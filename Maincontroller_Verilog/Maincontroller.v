==> flow/design.v <==
`timescale 1ns / 1ps
module Maincontroller (
    input CLK,
    input [10:0] Inst,
    input EN,
    input RST,
    input OV,
    output reg WR,
    output reg [2:0] ADDR,
    output reg [3:0] Data,
    output reg DIR_SRAM,
    output reg [1:0] DIR_EXE,
    output reg OP_ALU
);
    reg [3:0] state;
    reg [2:0] addr_0, addr_2;
    parameter [3:0] IDLE = 4'b0000,
                    DECODED_RD = 4'b0001,
                    EXECUTED_RD = 4'b0010,
                    EXECUTED_WR = 4'b0011,
                    DECODED_ADDSUB = 4'b0100,
                    LOADED_SRC1 = 4'b0101,
                    LOADED_SRC2 = 4'b0110,
                    EXECUTED = 4'b0111,
                    SAVED = 4'b1000;
    initial begin
        state = IDLE;
        DIR_EXE = 2'b11;
        DIR_SRAM = 1'b0;
        WR = 0;
        ADDR = 3'b0;
        Data = 4'b0;
        OP_ALU = 0;
    end
    always @(posedge CLK) begin
        if (RST)
            state <= IDLE;
        else begin
            case (state)
                IDLE: 
                begin
                    DIR_EXE = 2'b11;
                    DIR_SRAM = 1'b0;
                    WR = 0;
                    ADDR = 3'b0;
                    Data = 4'b0;
                    OP_ALU = 0;
                    if (EN && (Inst[10:9] == 2'b00)) begin
                        WR = 0;
                        ADDR = Inst[8:6];
                                            state = DECODED_RD;
                    end 
                    else if (EN && (Inst[10:9] == 2'b01)) begin
                        WR = 1;
                        DIR_EXE = 2'b11;
                        ADDR = Inst[8:6];
                        Data = Inst[3:0];
                                            state = EXECUTED_WR;
                    end 
                    else if (EN && Inst[10]) begin
                        ADDR = Inst[5:3];
                        addr_0 = Inst[8:6];
                        addr_2 = Inst[2:0];
                        OP_ALU = ~Inst[9];
                                            state = DECODED_ADDSUB;
                    end 
                    else
                                            state = IDLE;
                    end
                DECODED_RD: begin
                    DIR_EXE = 2'b00;
                                            state = EXECUTED_RD;
                end
                EXECUTED_RD: begin
                    WR = 0;
                    DIR_EXE = 2'b11;
                                            state = IDLE;
                end
                EXECUTED_WR: begin
                    WR = 0;
                                            state = IDLE;
                end
                DECODED_ADDSUB: begin
                    DIR_EXE = 2'b01;
                    ADDR = addr_2;
                                            state = LOADED_SRC1;
                end
                LOADED_SRC1: begin
                    DIR_EXE = 2'b10;
                                            state = LOADED_SRC2;
                end
                LOADED_SRC2: begin
                    DIR_EXE = 2'b11;
                                            state = EXECUTED;
                end
                EXECUTED: begin
                    if (!OV) begin
                        ADDR = addr_0;
                        WR = 1;
                        DIR_SRAM = 1'b1;
                    end
                                            state = SAVED;
                end
                SAVED: begin
                    WR = 0;
                    DIR_SRAM = 1'b0;
                                            state = IDLE;
                end
                default: begin
                                            state = IDLE;
                end
            endcase
        end
    end
endmodule
=== Tool chain data of Maincontroller ===
The steps from the RTL of Maincontroller to its reports follow in flow order.
Line numbers count from 1 in the design file above.
Library cell names are shortened.
The mark - stands for no value.

* Top: Maincontroller
* Clock port: CLK
* Cell library: sky130hd
* Corner: tt_025C_1v80

=== Word-level counts ===
Yosys after proc, flatten, opt, wreduce and memory -nomap, before mapping. Memory bits, and registers merged into a memory's read port (data or address), are not among the register bits. Print and check cells are not counted. Equal cells are merged and count once.

* Output and inout bits: 12
* Flip-flop bits (word level): 22

* Muxes and demuxes: 15
* Bitwise logic cells: 5
* Equal/unequal tests: 10
* Reductions and logical operators: 20

{| class="wikitable"
|+ Operator list
! cell !! count
|-
| 4-bit case mux with 6-bit select || 1
|-
| 3-bit two-way mux || 7
|-
| 4-bit by 3-bit equality test with 1-bit output with constant B || 4
|-
| 3-bit AND reduction || 3
|-
| 3-bit OR reduction || 3
|-
| 3-bit case mux with 3-bit select || 1
|-
| 4-bit by 2-bit equality test with 1-bit output with constant B || 2
|-
| 2-bit case mux with 4-bit select || 1
|-
| 3-bit nonzero test || 2
|-
| 1-bit NOT || 5
|-
| 5-bit AND reduction || 1
|-
| 2-bit AND reduction || 2
|-
| 2-bit OR reduction || 2
|-
| 4-bit by 1-bit equality test with 1-bit output with constant B || 1
|-
| 4-bit equality test with constant B || 1
|-
| 4-bit zero test || 1
|-
| 4-bit nonzero test || 1
|-
| 1-bit logical AND || 3
|-
| 1-bit case mux with 3-bit select || 1
|-
| 1-bit two-way mux || 3
|-
| 2-bit by 1-bit equality test with 1-bit output with constant B || 1
|-
| 2-bit inequality test with constant B || 1
|-
| 2-bit zero test || 1
|-
| 2-bit nonzero test || 1
|-
| 1-bit case mux with 2-bit select || 1
|}

=== Depth ===
Yosys ltp: most cells in a row. Word level: on the elaborated netlist, between registers, memories and ports. Mapped: between sequential cells and ports; inverters and the memories' decode and read muxes count.

* Depth after elaboration: 5
* ABC_AREA: 0
* Mapped depth: 5

=== Synthesis result ===
The flow's flattened synthesis, as Yosys stat reports it; memories are mapped. The netlist is that of the ABC_AREA named above (0 if unset); the other value can give another one.

* Cell count: 81
* Mapped flip-flops: 22
* Synthesis area: 1,014.7 um2
* Buffer cells: 6
* Sequential area: 620.6 um2

{| class="wikitable"
|+ Cells by type
! type !! count !! total area (um2)
|-
| edfxtp_1 || 18 || 540.518
|-
| dfxtp_1 || 4 || 80.077
|-
| and2_1 || 5 || 31.28
|-
| mux2i_1 || 3 || 30.029
|-
| a22oi_1 || 3 || 22.522
|-
| nor2_1 || 6 || 22.522
|-
| nand2b_1 || 3 || 18.768
|-
| o22ai_1 || 3 || 18.768
|-
| a21oi_1 || 3 || 15.014
|-
| a221oi_2 || 1 || 15.014
|-
| a311oi_2 || 1 || 15.014
|-
| buf_2 || 3 || 15.014
|-
| buf_4 || 2 || 15.014
|-
| nor3b_1 || 2 || 15.014
|-
| nor2_2 || 2 || 12.512
|-
| buf_6 || 1 || 11.261
|-
| inv_1 || 3 || 11.261
|-
| nor3_2 || 1 || 10.01
|}

Not listed: further types 16, cells in them 17.

=== Worst setup path after synthesis ===
Path of least setup slack by OpenSTA after synthesis, without wires, with an ideal clock, recovery checks aside; 20% of the period is set as input and as output delay. Where synthesis merged equal registers, the netlist keeps one of their names.

* Kind: input to register
* Start point: input RST
* End point: register addr_0[0]
* Arrival: 1,309 ps
* Stages: 3
* Required time: 2,379 ps
* Path buffers: 1
* Time at the first pin: 546 ps
* Period: 2,730 ps
* Delay of the path: 1,114 ps
* Slack: 1,070 ps
* Period reached after synthesis: 1,660 ps

"delay of the path" is the arrival time less input delay plus setup time.
"stages" counts driving pins, that of a launching flip-flop among them; a cell with two outputs on the path counts twice.
"period reached after synthesis" is the clock period less the worst setup slack; recovery checks do not enter. This is arithmetic on one report: input and output delays are still those of the set period (20% each).
The rows between start and end are the longest chain of elaborated cells between them; the timing report does not say that the signal goes this way. Where chains are equally long, one stands for them.
A line is the first line of the expression or statement that the cell stems from. Yosys adds cells for indexed reads and writes and turns some case tables into memories.

* Cell sequence: or2_2 buf_2 nor3_2
* Length of the longest elaborated chain: 2
* Elaborated cells on any way between the ends: 2

{| class="wikitable"
|+ Ends and longest elaborated chain, after synthesis
! item !! line !! text
|-
| from (decl) || 6 || <nowiki>input RST,</nowiki>
|-
| 1-bit NOT || - ||
|-
| 5-bit AND reduction || - ||
|-
| to (assign) || 62 || <nowiki>addr_0 = Inst[8:6];</nowiki>
|-
| to (decl) || 16 || <nowiki>reg [2:0] addr_0, addr_2;</nowiki>
|}

=== Worst path after layout ===
From the final timing report of run A: the path of least setup slack in the routed layout; clock arrival at registers is part of the times.
The path's times are printed in steps of 10 ps; the period is the one set.

* Kind: register to register
* Start point: register state[2]
* End point: register addr_2[2]
* Path buffers: 0
* Stages: 3
* Required time: 980 ps
* Arrival: 1,380 ps
* Slack: -390 ps
* Period: 998 ps
* Time at the first pin: 300 ps

The rows between start and end are the longest chain of elaborated cells between them; the timing report does not say that the signal goes this way. Where chains are equally long, one stands for them.
A register here has more assigning lines than the two given.

* Cell sequence: dfxtp_2 or3_4 nor3_4
* Length of the longest elaborated chain: 2
* Elaborated cells on any way between the ends: 2

{| class="wikitable"
|+ Ends and longest elaborated chain, post-layout
! item !! line !! text
|-
| from (decl) || 15 || <nowiki>reg [3:0] state;</nowiki>
|-
| from (assign) || 37 || <nowiki>state <= IDLE;</nowiki>
|-
| from (assign) || 51 || <nowiki>state = DECODED_RD;</nowiki>
|-
| 4-bit zero test || 39 || <nowiki>case (state)</nowiki>
|-
| 5-bit AND reduction || - ||
|-
| to (assign) || 63 || <nowiki>addr_2 = Inst[2:0];</nowiki>
|-
| to (decl) || 16 || <nowiki>reg [2:0] addr_0, addr_2;</nowiki>
|}

## Implementation results

Flow measurements of Maincontroller on sky130hd: 2 stored runs with different settings, listed in no order. Input and output delays are each 20% of the period that was set; the output load is 0.01 pF.

=== Run A ===
{| class="wikitable"
! Setting !! Value
|-
| period_ns || 0.998
|-
| CORE_UTILIZATION || 47
|-
| SETUP_SLACK_MARGIN || 0.07
|-
| PLACE_DENSITY || 0.63
|-
| CORE_ASPECT_RATIO || 0.62
|-
| CORE_MARGIN || 5
|-
| TNS_END_PERCENT || 65
|-
| ABC_AREA || 0
|-
| CTS_CLUSTER_DIAMETER || 304
|-
| CAP_MARGIN || 20
|-
| SLEW_MARGIN || 20
|-
! Result !! Value
|-
| Sum of negative setup slack || -8,291 ps
|-
| Post-synthesis cell area || 1,014.7 um2
|-
| Utilization in the final report || 79.7%
|-
| Worst setup slack after layout || -394 ps
|-
| Area of the die || 3,214.8 um2
|-
| Worst hold slack in the final report || 327 ps
|-
| Standard-cell area of the final layout || 1,659.1 um2
|}

=== Run B ===
{| class="wikitable"
! Setting !! Value
|-
| period_ns || 2.3
|-
| CORE_UTILIZATION || 58
|-
| SETUP_SLACK_MARGIN || 0.1
|-
| HOLD_SLACK_MARGIN || 0.27
|-
| CORE_MARGIN || 9
|-
| CELL_PAD_IN_SITES_GLOBAL_PLACEMENT || 3
|-
| CTS_CLUSTER_DIAMETER || 187
|-
| CAP_MARGIN || 20
|-
| SLEW_MARGIN || 20
|}
Did not finish, placement stopped with GPL-0301.
